==> flow/design.v <==
`timescale 1ns / 1ps
module unit3_1  (clk, rst, convierte, IN, Rcentenas, Rdecenas, Runidades, fin, listo);
parameter N= 9;
input clk, rst, convierte;
input [N-1:0] IN;
output reg [3:0] Rcentenas, Rdecenas, Runidades;
output fin, listo;
function integer F1;
	input [31:0] num;
	integer i;
	begin
	 	i = num;		
		for(F1 = 0; i > 0; F1 = F1 + 1)
			i = i >> 1;
	end
endfunction
reg[2:0] Contador;
reg [N-1:0] RIN;
parameter espera=3'b000, prepara=3'b001, opera1=3'b010, opera2=3'b011, ultimo=3'b100;
reg [2:0] state;
assign listo = (state==espera);
assign fin =(state==ultimo);
always @(posedge clk)
if (rst)
state<= espera;
else
case (state)
espera: begin if (convierte == 1) state <= prepara; else state <= espera; end
prepara: begin Rcentenas <= 0; Rdecenas <= 0; Runidades <= 0; Contador <= N-1; RIN <= IN; state <= opera1; end
opera1:begin if (Rdecenas >= 5) Rdecenas <= Rdecenas +3; 
             if (Runidades >=5) Runidades <= Runidades + 3;
             if (Rcentenas >=5) Rcentenas <= Rcentenas + 3;
             state <= opera2;
        end
opera2: begin
            Contador <= Contador -1;
            Rcentenas <= {Rcentenas[2:0], Rdecenas[3]};
            Rdecenas <= {Rdecenas[2:0], Runidades[3]};
            Runidades <= {Runidades[2:0], RIN[N-1]};
            RIN <= RIN << 1;
            if (Contador == 0) state <= ultimo; else state <= opera1;
           end
ultimo: state <= espera;
default: state<= espera;
endcase
endmodule
======== Reports on unit3_1 ========
The steps from the RTL of unit3_1 to its reports follow in flow order.
Lines are those of the file above, counted from 1.
Cell names lack the library's common part.
The mark n/a stands for no value.
design
  top module .............................. unit3_1
  clock input ............................. clk
  standard-cell library ................... sky130hd
  library corner .......................... tt_025C_1v80

======== Word-level counts ========
Counts by Yosys on the flattened word-level netlist (proc, flatten, opt, wreduce; memories kept). Register bits leave out memories and registers merged into their read ports (data or address). Print and check cells are left out. Cells with the same type and inputs are merged into one.
word-level totals
  bits in registers ....................... 27
  input port bits ......................... 12
operators by class
  add/subtract/negate cells ............... 4
  magnitude comparators ................... 3
  eq/ne operators ......................... 7
  mux-type cells .......................... 11
  bitwise operators ....................... 1
  reductions and logical operators ........ 8
operators with widths
  cell                                                  count
  parallel mux 4 bit (select 3 bit)                     3
  parallel mux 9 bit (select 2 bit)                     1
  adder 4 x 2 -> 4 bit (second input constant)          3
  >= comparator 4 x 3 -> 1 bit (second input constant)  3
  parallel mux 3 bit (select 4 bit)                     1
  two-way mux 4 bit                                     3
  AND reduction 3 bit                                   3
  != test 2 bit (second input constant)                 3
  == test 3 x 2 -> 1 bit (second input constant)        2
  logical NOT 3 bit                                     2
  parallel mux 3 bit (select 2 bit)                     1
  subtractor 3 x 1 -> 3 bit (second input constant)     1
  == test 3 x 1 -> 1 bit (second input constant)        1
  == test 3 bit (second input constant)                 1
  nonzero test 3 bit                                    1
  two-way mux 3 bit                                     1
  AND reduction 2 bit                                   1
  nonzero test 2 bit                                    1
  inverter 1 bit                                        1
  two-way mux 1 bit                                     1

======== Depth ========
Yosys ltp: most cells in a row. Word level: on the elaborated netlist, between registers, memories and ports. Mapped: between sequential cells and ports; inverters and the memories' decode and read muxes count.
logic depth
  word-level depth ........................ 3
  ABC_AREA ................................ 0
  gate-level depth with buffers ........... 5
  mapped depth without buffers ............ 5

======== Mapped cells and area ========
Yosys stat after the flow's synthesis: flattened, memories mapped to cells. It holds for the ABC_AREA given above (unset counts as 0); a run with the other value may have another netlist.
cell types
  cell      count  total area (µm²)
  edfxtp_1  24     720.691
  dfxtp_1   5      100.096
  ha_1      8      100.096
  mux2_4    5      75.072
  nor2_1    12     45.043
  o21ai_1   9      45.043
  nand2b_1  7      43.792
  inv_1     10     37.536
  nand2_1   10     37.536
  xor2_1    4      35.034
  mux2_2    3      33.782
  a32o_1    3      30.029
  o21bai_1  3      22.522
  a21oi_1   4      20.019
  o21ai_0   4      20.019
  nor2b_1   3      18.768
  buf_8     1      15.014
  buf_6     1      11.261
Other cell types: 4; their cells: 5.
mapped netlist
  mapped cells ............................ 121
  chip area (Yosys) ....................... 1442.6 µm²
  sequential part of the area ............. 820.8 µm²
  mapped flip-flops ....................... 29
  buffers ................................. 4

======== Timing after synthesis ========
Path of least setup slack by OpenSTA after synthesis, without wires, with an ideal clock, recovery checks aside; 20% of the period is set as input and as output delay. Where synthesis merged equal registers, the netlist keeps one of their names.
timing path after synthesis
  kind .................................... register -> register
  start point ............................. reg Runidades[0]
  end point ............................... reg Runidades[0]
  clock period ............................ 1.5 ns
  library setup time ...................... 0.329 ns
  time at the first pin ................... 0.000 ns
  arrival ................................. 1.074 ns
  data required time ...................... 1.171 ns
  slack ................................... 0.096 ns
  delay of the path ....................... 1.403 ns
  stages on the path ...................... 6
  synthesis period reached ................ 1.404 ns
"delay of the path" is the arrival time less input delay plus setup time.
"stages on the path": output pins that drive a net of the path, with the launching flip-flop's if there is one; two outputs of one cell count as two.
"synthesis period reached" = period - worst setup slack (recovery checks aside). The figure is calculated, with input and output delays left at 20% of the set period.
The rows between start and end are the longest chain of elaborated cells between them; the timing report does not say that the signal goes this way. Where chains are equally long, one stands for them.
Each line given opens the expression or statement behind the cell; cells for indexed reads and writes are added by Yosys, which also makes memories of some case tables.
A register here has more assigning lines than the two given.
The path ends at the enable pin of a flip-flop; only ways to that pin are counted.
between the ends, after synthesis
  cells stage by stage .................... edfxtp_1 inv_1 ha_1 nand2b_1 a21oi_1 nor2_1
  cells in the longest elaborated chain ... 3
  elaborated cells between the ends (all ways) .. 3
RTL lines, path after synthesis
  item                          RTL line  source
  start: declaration            6         output reg [3:0] Rcentenas, Rdecenas, Runidades;
  start: assignment             31        if (Runidades >=5) Runidades <= Runidades + 3;
  start: assignment             39        Runidades <= {Runidades[2:0], RIN[N-1]};
  >= comparator 4 x 3 -> 1 bit  31
  != test 2 bit                 n/a
  AND reduction 3 bit           n/a
  end: assignment               31
  end: assignment               39
  end: declaration              6

======== Timing after layout ========
Path of least setup slack in the final report of flow run 1 (OpenROAD, finished layout, wires in). Where an end is a register, its clock arrival counts in the times.
timing path post-layout
  kind .................................... register -> output
  start point ............................. reg Rdecenas[1]
  end point ............................... out Rdecenas[1]
  clock period ............................ 1.52 ns
  time at the first pin ................... 0.32 ns
  arrival ................................. 1.17 ns
  data required time ...................... 1.22 ns
  slack ................................... 0.04 ns
  stages on the path ...................... 3
A register here has more assigning lines than the two given.
between the ends, post-layout
  cells stage by stage .................... edfxtp_1 buf_4 dlygate4sd2_1
  cells in the longest elaborated chain ... 0
  elaborated cells between the ends (all ways) .. 0
RTL lines, path post-layout
  item                RTL line  source
  start: declaration  6         output reg [3:0] Rcentenas, Rdecenas, Runidades;
  start: assignment   30        opera1:begin if (Rdecenas >= 5) Rdecenas <= Rdecenas +3;
  start: assignment   38        Rdecenas <= {Rdecenas[2:0], Runidades[3]};
  end: declaration    6

Add stored flow runs of unit3_1

2 stored runs of unit3_1 in the flow (synthesis by Yosys, layout by OpenROAD, sky130hd cells), in arbitrary order. Constraints: input delay and output delay 20% of the set period each, output load 0.01 pF.
By "critical setup path time" is meant the share of the clock period that the worst setup path is allowed (20% is reserved at inputs, 20% at outputs), minus its slack. Clock arrival times at its registers enter into it.

---- flow run 1 ----
settings
  period_ns = 1.52
  CAP_MARGIN = 20
  CORE_MARGIN = 2
  CORE_UTILIZATION = 40
  SLEW_MARGIN = 20
results
  standard-cell area after routing ........ 1954.4 µm²
  critical setup path time ................ 1.17 ns
  critical path type ...................... register -> output
  chip area after synthesis (Yosys) ....... 1442.6 µm²
  area of the die ......................... 4103.0 µm²
  total negative setup slack .............. 0.000 ns
  smallest setup slack .................... 0.044 ns
  final design utilization ................ 57.7 %

---- flow run 2 ----
settings
  period_ns = 1.52
  CORE_UTILIZATION = 44
  SETUP_SLACK_MARGIN = 0.0
  PLACE_DENSITY_LB_ADDON = 0.08
  CORE_ASPECT_RATIO = 0.62
  ABC_AREA = 1
  CAP_MARGIN = 25
  SLEW_MARGIN = 0
  MIN_ROUTING_LAYER = met2
  CORE_MARGIN = 2
results
  chip area after synthesis (Yosys) ....... 1415.1 µm²
  smallest setup slack .................... 0.039 ns
  critical setup path time ................ 1.18 ns
  critical path type ...................... register -> output
  standard-cell area after routing ........ 1896.8 µm²
  final design utilization ................ 61.1 %
  area of the die ......................... 3699.0 µm²
  total negative setup slack .............. 0.000 ns
